==> flow/design.v <==
module LittleBox (
    input logic clk,
    input logic save,
    input logic load,
    input logic [1:0] addr,
    input byte in,
    output byte out
);
  byte mem[3:0];
  always_ff @(posedge clk) begin
    if (save) begin
      case (addr)
        2'b00: mem[0] <= in;
        2'b01: mem[1] <= in;
        2'b10: mem[2] <= in;
        2'b11: mem[3] <= in;
      endcase
    end
  end
  always_comb begin
    if (load) begin
      case (addr)
        2'b00: out = mem[0];
        2'b01: out = mem[1];
        2'b10: out = mem[2];
        2'b11: out = mem[3];
      endcase
    end else begin
      out = 1'h0;
    end
  end
endmodule
From RTL to reports: LittleBox
Tool output for the design above, in the order of the flow.
Lines are those of the file above, counted from 1.
Operators carry their Yosys type and port widths (W data, S select, Z words).
Library cell names are shortened.
{"block": "design", "design": "LittleBox", "clock": "clk", "lib": "sky130hd", "pvt_corner": "tt_025C_1v80"}

After elaboration
Counts by Yosys on the flattened word-level netlist (proc, flatten, opt, wreduce). Print and check cells are left out. Cells with the same type and inputs are merged into one.
{"block": "bits", "ff_bits": 32, "latch_bits": 0, "mem_bits_rw": 0, "rom_bits": 0, "clocked_rd_ports_x_width": 0, "mem_count": 0, "in_bits": 13, "out_inout_bits": 8, "word_cells": 14}
{"block": "classes", "n_addsub": 0, "multipliers": 0, "div_mod_pow": 0, "n_cmp": 0, "n_eq": 3, "n_shift": 0, "muxes": 2, "n_logic": 0, "n_reduce_logical": 5}
{"block": "ops", "op": "$pmux W8 S4", "n": 1}
{"block": "ops", "op": "$reduce_and A2 Y1", "n": 4}
{"block": "ops", "op": "$mux W8", "n": 1}
{"block": "ops", "op": "$eq A2 B2 Y1 const B", "n": 2}
{"block": "ops", "op": "$eq A2 B1 Y1 const B", "n": 1}
{"block": "ops", "op": "$logic_not A2 Y1", "n": 1}

Logic depth
Depth = most cells in a row (Yosys ltp): at word level without a register or memory, in the mapped netlist without a sequential cell, where the memories' decode and read muxes count.
{"block": "depth", "depth_word": 3, "ABC_AREA": 0, "mapped_depth": 3}

Netlist
Source: synth_stat.txt of the flow (Yosys; design flattened, memories mapped). It holds for the ABC_AREA given above (unset counts as 0); a run with the other value may have another netlist.
The area totals of this step are shown rounded.
{"block": "by_type", "cell": "edfxtp_1", "n": 32}
{"block": "by_type", "cell": "mux2i_1", "n": 16}
{"block": "by_type", "cell": "o22ai_1", "n": 8}
{"block": "by_type", "cell": "buf_6", "n": 1}
{"block": "by_type", "cell": "and3b_1", "n": 1}
{"block": "by_type", "cell": "buf_4", "n": 1}
{"block": "by_type", "cell": "nand2_1", "n": 2}
{"block": "by_type", "cell": "nor3b_1", "n": 1}
{"block": "by_type", "cell": "and3_1", "n": 1}
{"block": "by_type", "cell": "nand2b_1", "n": 1}
{"block": "by_type", "cell": "buf_2", "n": 1}
{"block": "by_type", "cell": "nor2_1", "n": 1}
{"block": "synth_totals", "stdcells": 66, "mapped_area_um2": 1230, "ffs": 32, "buf_cells": 3}

Worst setup path after synthesis
Path of least setup slack by OpenSTA after synthesis, without wires, with an ideal clock, recovery checks aside; 20% of the period is set as input and as output delay. Where synthesis merged equal registers, the netlist keeps one of their names.
{"block": "synth_timing", "path_type": "input -> register", "startpoint": "in addr[1]", "endpoint": "reg mem[0][0]", "tclk_ns": 1.59, "input_delay_ns": 0.318, "setup_ns": 0.385, "launch_ns": 0.318, "arrival_ns": 1.160, "required_time_ns": 1.205, "setup_slack_ns": 0.045, "path_delay_ns": 1.227, "stages": 2, "path_buffers": 1, "period_less_setup_slack_ns": 1.545}
"path_delay_ns" is the arrival time less input delay plus setup time.
"stages": output pins that drive a net of the path, with the launching flip-flop's if there is one; two outputs of one cell count as two.
"period_less_setup_slack_ns" = period - worst setup slack (recovery checks aside). The figure is calculated, with input and output delays left at 20% of the set period.
Between the ends stands the longest chain of elaborated cells between them, by number of cells; it is not shown to be the way that was timed. Of several equally long chains one is given.
A line is the first line of the expression or statement that the cell stems from. Yosys adds cells for indexed reads and writes and turns some case tables into memories.
{"block": "synth_between", "path_cell_list": "buf_4 -> nor3b_1", "elab_chain_cells": 2}
{"block": "synth_rtl", "element": "from (decl)", "line_no": 5, "source": "input logic [1:0] addr,"}
{"block": "synth_rtl", "element": "$logic_not A2 Y1", "line_no": 12, "source": "case (addr)"}
{"block": "synth_rtl", "element": "$reduce_and A2 Y1"}
{"block": "synth_rtl", "element": "to (assign)", "line_no": 13, "source": "2'b00: mem[0] <= in;"}
{"block": "synth_rtl", "element": "to (decl)", "line_no": 9, "source": "byte mem[3:0];"}

Timing after layout
From the final timing report of entry A: the path of least setup slack in the routed layout; clock arrival at registers is part of the times.
{"block": "layout_timing", "path_type": "input -> output", "startpoint": "in addr[0]", "endpoint": "out out[5]", "tclk_ns": 3.03, "input_delay_ns": 0.61, "out_delay_ns": 0.61, "launch_ns": 0.61, "arrival_ns": 2.28, "required_time_ns": 2.42, "setup_slack_ns": 0.15, "stages": 4, "path_buffers": 2}
Between the ends stands the longest chain of elaborated cells between them, by number of cells; it is not shown to be the way that was timed. Of several equally long chains one is given.
{"block": "layout_between", "path_cell_list": "clkdlybuf4s50_1 -> nand2b_1 -> o22ai_1 -> clkdlybuf4s50_1", "elab_chain_cells": 3}
{"block": "layout_rtl", "element": "from (decl)", "line_no": 5, "source": "input logic [1:0] addr,"}
{"block": "layout_rtl", "element": "$eq A2 B2 Y1", "line_no": 22, "source": "case (addr)"}
{"block": "layout_rtl", "element": "$pmux W8 S4", "line_no": 22}
{"block": "layout_rtl", "element": "$mux W8", "line_no": 21, "source": "if (load) begin"}
{"block": "layout_rtl", "element": "to (decl)", "line_no": 7, "source": "output byte out"}

Flow measurements of LittleBox on sky130hd: 2 stored runs with different settings, listed in no order. Input and output delays are each 20% of the period that was set; the output load is 0.01 pF.
"period_reached_ns": clock period set for the run, less the worst setup slack. It is reckoned from that one timing run; input and output delays stay at 20% of the period that was set.
"worst_path_time_ns" is the time allowed to the run's worst setup path (the clock period less input and output delay, where it has them) less its slack. Clock arrival times count: a late capture clock shortens it, a late launch clock lengthens it.
Results are given in rounded form.

{"run": "entry A", "settings": { "period_ns": 3.03, "CORE_UTILIZATION": 37, "PLACE_DENSITY_LB_ADDON": 0.09, "TNS_END_PERCENT": 30, "CAP_MARGIN": 20, "CORE_MARGIN": 2, "SLEW_MARGIN": 20 }, "results": { "hold_ws_ns": 0.909, "final_die_area_um2": 3820, "utilization_pct": 50.0, "worst_setup_slack_ns": 0.148, "period_reached_ns": 2.882, "setup_tns_ns": 0.000, "worst_path_time_ns": 1.67, "worst_setup_path_type": "input -> output", "ys_area_um2": 1230 }}
{"run": "entry B", "settings": { "period_ns": 3.13, "CORE_UTILIZATION": 46, "SETUP_SLACK_MARGIN": 0.72, "PLACE_DENSITY_LB_ADDON": 0.25, "CORE_ASPECT_RATIO": 1.15, "CORE_MARGIN": 6, "TNS_END_PERCENT": 70, "GPL_TIMING_DRIVEN": 1, "CTS_CLUSTER_DIAMETER": 166, "CAP_MARGIN": 15, "SLEW_MARGIN": 15, "MIN_ROUTING_LAYER": "met1" }, "results": { "ys_area_um2": 1230, "period_reached_ns": 2.225, "final_die_area_um2": 4080, "worst_path_time_ns": 0.97, "worst_setup_path_type": "input -> output", "hold_ws_ns": 0.946, "worst_setup_slack_ns": 0.905, "utilization_pct": 63.4, "setup_tns_ns": 0.000 }}
